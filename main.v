==> flow/design.v <==
module traffic_light_controller(
    input wire clk,       
    input wire rst,       
    output reg [2:0] north_light,
    output reg [2:0] west_light,
    output reg [2:0] south_light,
    output reg [2:0] east_light
);
    parameter S_NORTH_GREEN  = 3'b000;   
    parameter S_NORTH_YELLOW = 3'b001;   
    parameter S_WEST_GREEN   = 3'b010;   
    parameter S_WEST_YELLOW  = 3'b011;   
    parameter S_SOUTH_GREEN  = 3'b100;   
    parameter S_SOUTH_YELLOW = 3'b101;   
    parameter S_EAST_GREEN   = 3'b110;   
    parameter S_EAST_YELLOW  = 3'b111;   
    parameter GREEN_TIME  = 25;   
    parameter YELLOW_TIME = 5;    
    reg [2:0] current_state, next_state;
    reg [5:0] timer;   
    always @(posedge clk or posedge rst) begin
        if (rst)
            current_state <= S_NORTH_GREEN;   
        else
            current_state <= next_state;
    end
    always @(posedge clk or posedge rst) begin
        if (rst) begin
            timer <= 0;
        end
        else begin
            case (current_state)
                S_NORTH_GREEN, S_WEST_GREEN, S_SOUTH_GREEN, S_EAST_GREEN: begin
                    if (timer >= GREEN_TIME-1)   
                        timer <= 0;
                    else
                        timer <= timer + 1;
                end
                S_NORTH_YELLOW, S_WEST_YELLOW, S_SOUTH_YELLOW, S_EAST_YELLOW: begin
                    if (timer >= YELLOW_TIME-1)   
                        timer <= 0;
                    else
                        timer <= timer + 1;
                end
            endcase
        end
    end
    always @(*) begin
        case (current_state)
            S_NORTH_GREEN: begin
                if (timer >= GREEN_TIME-1)   
                    next_state = S_NORTH_YELLOW;
                else
                    next_state = S_NORTH_GREEN;
            end
            S_NORTH_YELLOW: begin
                if (timer >= YELLOW_TIME-1)   
                    next_state = S_WEST_GREEN;
                else
                    next_state = S_NORTH_YELLOW;
            end
            S_WEST_GREEN: begin
                if (timer >= GREEN_TIME-1)   
                    next_state = S_WEST_YELLOW;
                else
                    next_state = S_WEST_GREEN;
            end
            S_WEST_YELLOW: begin
                if (timer >= YELLOW_TIME-1)   
                    next_state = S_SOUTH_GREEN;
                else
                    next_state = S_WEST_YELLOW;
            end
            S_SOUTH_GREEN: begin
                if (timer >= GREEN_TIME-1)   
                    next_state = S_SOUTH_YELLOW;
                else
                    next_state = S_SOUTH_GREEN;
            end
            S_SOUTH_YELLOW: begin
                if (timer >= YELLOW_TIME-1)   
                    next_state = S_EAST_GREEN;
                else
                    next_state = S_SOUTH_YELLOW;
            end
            S_EAST_GREEN: begin
                if (timer >= GREEN_TIME-1)   
                    next_state = S_EAST_YELLOW;
                else
                    next_state = S_EAST_GREEN;
            end
            S_EAST_YELLOW: begin
                if (timer >= YELLOW_TIME-1)   
                    next_state = S_NORTH_GREEN;
                else
                    next_state = S_EAST_YELLOW;
            end
            default: next_state = S_NORTH_GREEN;
        endcase
    end
    always @(*) begin
        case (current_state)
            S_NORTH_GREEN: begin
                north_light = 3'b001;   
                west_light  = 3'b100;   
                south_light = 3'b100;   
                east_light  = 3'b100;   
            end
            S_NORTH_YELLOW: begin
                north_light = 3'b010;   
                west_light  = 3'b100;   
                south_light = 3'b100;   
                east_light  = 3'b100;   
            end
            S_WEST_GREEN: begin
                north_light = 3'b100;   
                west_light  = 3'b001;   
                south_light = 3'b100;   
                east_light  = 3'b100;   
            end
            S_WEST_YELLOW: begin
                north_light = 3'b100;   
                west_light  = 3'b010;   
                south_light = 3'b100;   
                east_light  = 3'b100;   
            end
            S_SOUTH_GREEN: begin
                north_light = 3'b100;   
                west_light  = 3'b100;   
                south_light = 3'b001;   
                east_light  = 3'b100;   
            end
            S_SOUTH_YELLOW: begin
                north_light = 3'b100;   
                west_light  = 3'b100;   
                south_light = 3'b010;   
                east_light  = 3'b100;   
            end
            S_EAST_GREEN: begin
                north_light = 3'b100;   
                west_light  = 3'b100;   
                south_light = 3'b100;   
                east_light  = 3'b001;   
            end
            S_EAST_YELLOW: begin
                north_light = 3'b100;   
                west_light  = 3'b100;   
                south_light = 3'b100;   
                east_light  = 3'b010;   
            end
            default: begin
                north_light = 3'b100;   
                west_light  = 3'b100;   
                south_light = 3'b100;   
                east_light  = 3'b100;   
            end
        endcase
    end
endmodule
-- Step by step through the tools: traffic_light_controller
What the tools print for traffic_light_controller, step after step.
Line numbers count from 1 in the design file above.
Operators carry their Yosys type and port widths (W data, S select, Z words).
Cell names lack the library's common part.
The mark -- stands for no value.
- top module: traffic_light_controller
- clock: clk
- standard-cell library: sky130hd
- library corner: tt_025C_1v80

-- Elaborated design
Yosys after proc, flatten, opt, wreduce and memory -nomap, before mapping. Enables and synchronous resets that opt folds into registers are not counted as muxes. Memory bits, and registers merged into a memory's read port (data or address), are not among the register bits. Print and check cells are not counted.
Yosys's memory passes give these memory sizes; they may raise the number of words (mostly to a power of two), join words into wider ones and drop unused or constant bits.
- noted flip-flop bits (word level): 9
- noted ROM bits: 96
- memories: 1
- noted input port bits: 2
- output and inout port bits at 12
- word-level cells at 28
- add/sub/neg operators at 1
- order comparisons: 2
- noted equal/unequal tests: 7
- multiplexer cells at 12
- reduce/logical cells at 3
- memory list (memory ; depth ; width ; read ports ; write ports ; RTL line ; source):
    (no name shown) ; 8 ; 12 ; 1 ; 0 ; 102 ; case (current_state)
- operator list (operator ; number):
    $pmux W3 S8 ; 1
    $eq A3 B3 Y1 const B ; 4
    $pmux W6 S2 ; 1
    $mux W6 ; 2
    $reduce_or A4 Y1 ; 2
    $eq A3 B2 Y1 const B ; 2
    $add A6 B1 Y6 const B ; 1
    $ge A6 B3 Y1 const B ; 1
    $ge A6 B5 Y1 const B ; 1
    $mux W3 ; 2
    $mux W2 ; 2
    $mux W1 ; 4
    $eq A3 B1 Y1 const B ; 1
    $logic_not A3 Y1 ; 1

-- Longest topological paths
Longest topological path by Yosys (ltp), each cell counted once; first at word level (registers and memories cut), then after technology mapping (sequential cells cut; the memories' decode and read muxes count).
- depth after elaboration: 3
- ABC_AREA: 0
- mapped depth: 4
- noted depth with buffers taken out: 4

-- Mapped cells and area
The flow's flattened synthesis, as Yosys stat reports it; memories are mapped. The netlist is that of the ABC_AREA named above (0 if unset); the other value can give another one.
- cells in the netlist at 50
- noted mapped area: 460.4 sq um
- area of sequential cells: 225.2 sq um
- noted flip-flop cells: 9
- noted buffer cells: 1
- cells by type (cell type ; number ; total area (sq um)):
    dfrtp_1 ; 9 ; 225.216
    nor2_1 ; 13 ; 48.797
    xnor2_1 ; 3 ; 26.275
    ha_1 ; 2 ; 25.024
    inv_1 ; 5 ; 18.768
    xor2_1 ; 2 ; 17.517
    nand2b_1 ; 2 ; 12.512
    or4_4 ; 1 ; 11.261
    a21oi_1 ; 2 ; 10.01
    mux2i_1 ; 1 ; 10.01
    nand3_1 ; 2 ; 10.01
    nand3_2 ; 1 ; 10.01
    nand2_1 ; 2 ; 7.507
    o21bai_1 ; 1 ; 7.507
    or2_2 ; 1 ; 6.256
    buf_2 ; 1 ; 5.005
    nor3_1 ; 1 ; 5.005
    conb_1 ; 1 ; 3.754

-- Path before layout
Source: OpenSTA report_checks on the synthesized netlist (no wires, ideal clock, input and output delay 20% of the period each), path of least setup slack; recovery checks are left aside. Register names are those of the netlist, which keeps one name where synthesis merged equal registers.
- kind: register to output
- start: register current_state[1]
- end: output port north_light[0]
- noted clock period: 1740 ps
- output delay at 348 ps
- noted time at the first pin: 0 ps
- arrival at 942 ps
- noted required time: 1392 ps
- noted path slack: 450 ps
- noted delay of the path: 942 ps
- stages on the path at 3
- path buffers at 0
- synthesis period reached: 1290 ps
"delay of the path" is the arrival time less input delay plus setup time.
A path that ends at an output port has no setup time.
"stages on the path" counts driving pins, that of a launching flip-flop among them; a cell with two outputs on the path counts twice.
"synthesis period reached" = period - worst setup slack (recovery checks aside). The figure is calculated, with input and output delays left at 20% of the set period.
The rows between start and end are the longest chain of elaborated cells between them; the timing report does not say that the signal goes this way. Where chains are equally long, one stands for them.
Each line given opens the expression or statement behind the cell; cells for indexed reads and writes are added by Yosys, which also makes memories of some case tables.
The chain passes a memory read, where the word-level depth is cut; so it can be longer than that depth.
- path through: dfrtp_1 or2_2 nor2_1
- cells in the longest elaborated chain at 1
- noted elaborated cells on any way between the ends: 1
- noted source lines of those cells: 1
- classes of those cells: memory (1)
- RTL lines, path after synthesis (item ; RTL line ; source):
    from (decl) ; 19 ; reg [2:0] current_state, next_state;
    from (assign) ; 23 ; current_state <= S_NORTH_GREEN;
    from (assign) ; 25 ; current_state <= next_state;
    $mem_v2 Z8 W12 ; 102 ; case (current_state)
    to (decl) ; 4 ; output reg [2:0] north_light,
Nets of the timed path that keep an RTL name, with a line that drives or declares them; the list need not be complete.
- named nets, after synthesis (net ; RTL line):
    north_light[2] ; 102

-- Path in the finished layout
Path of least setup slack in the final report of flow run 2 (OpenROAD, finished layout, wires in). Where an end is a register, its clock arrival counts in the times.
The path's times are printed in steps of 10 ps; the period is the one set.
- kind: register to output
- start: register current_state[1]
- end: output port north_light[1]
- noted clock period: 1170 ps
- output delay at 230 ps
- noted time at the first pin: 220 ps
- arrival at 1180 ps
- noted required time: 940 ps
- noted path slack: -240 ps
- stages on the path at 4
- path buffers at 1
The rows between start and end are the longest chain of elaborated cells between them; the timing report does not say that the signal goes this way. Where chains are equally long, one stands for them.
The chain passes a memory read, where the word-level depth is cut; so it can be longer than that depth.
- path through: dfrtp_1 or2_4 nor2_2 buf_2
- cells in the longest elaborated chain at 1
- noted elaborated cells on any way between the ends: 1
- noted source lines of those cells: 1
- classes of those cells: memory (1)
- RTL lines, path after layout (item ; RTL line ; source):
    from (decl) ; 19 ; reg [2:0] current_state, next_state;
    from (assign) ; 23 ; current_state <= S_NORTH_GREEN;
    from (assign) ; 25 ; current_state <= next_state;
    $mem_v2 Z8 W12 ; 102 ; case (current_state)
    to (decl) ; 4 ; output reg [2:0] north_light,

==> results <==
Measured data: module traffic_light_controller, platform sky130hd, 2 stored runs of the flow under differing settings, order arbitrary. Input and output delays are each 20% of the period that was set; the output load is 0.01 pF.
"clock period reached" is the run's clock period less its worst setup slack. It is reckoned from that one timing run; input and output delays stay at 20% of the period that was set.
By "worst setup path time" is meant the share of the clock period that the worst setup path is allowed (20% is reserved at inputs, 20% at outputs), minus its slack. Clock arrival times at its registers enter into it.
"total power of the final layout" rests on the timing tool's default activity at the inputs, not on a simulated workload.
"worst setup path time" is known to 10 ps.

Flow run 1
Settings were period_ns = 1.76; CORE_UTILIZATION = 43; PLACE_DENSITY = 0.93; HOLD_SLACK_MARGIN = 0.16; CELL_PAD_IN_SITES_GLOBAL_PLACEMENT = 1; CELL_PAD_IN_SITES_DETAIL_PLACEMENT = 2; CAP_MARGIN = 35; SLEW_MARGIN = 30; MIN_ROUTING_LAYER = met1; MAX_ROUTING_LAYER = met4; CORE_MARGIN = 2
- unfinished; error DPL-0033 in placement

Flow run 2
Settings were period_ns = 1.17; CORE_UTILIZATION = 43; SETUP_SLACK_MARGIN = 0.2; PLACE_DENSITY = 0.7; TNS_END_PERCENT = 45; CTS_CLUSTER_SIZE = 85; CAP_MARGIN = 20; CORE_MARGIN = 2; SLEW_MARGIN = 20
- noted the netlist area reported by Yosys: 460.4 sq um
- die area: 1348.4 sq um
- standard-cell area after layout: 812.0 sq um
- utilization at 84.3%
- noted the worst setup slack after layout: -240 ps
- setup TNS at -1535 ps
- total power of the final layout: 0.001674 W
- noted the clock period reached: 1410 ps
- worst setup path time: 1180 ps
- critical path kind: register to output
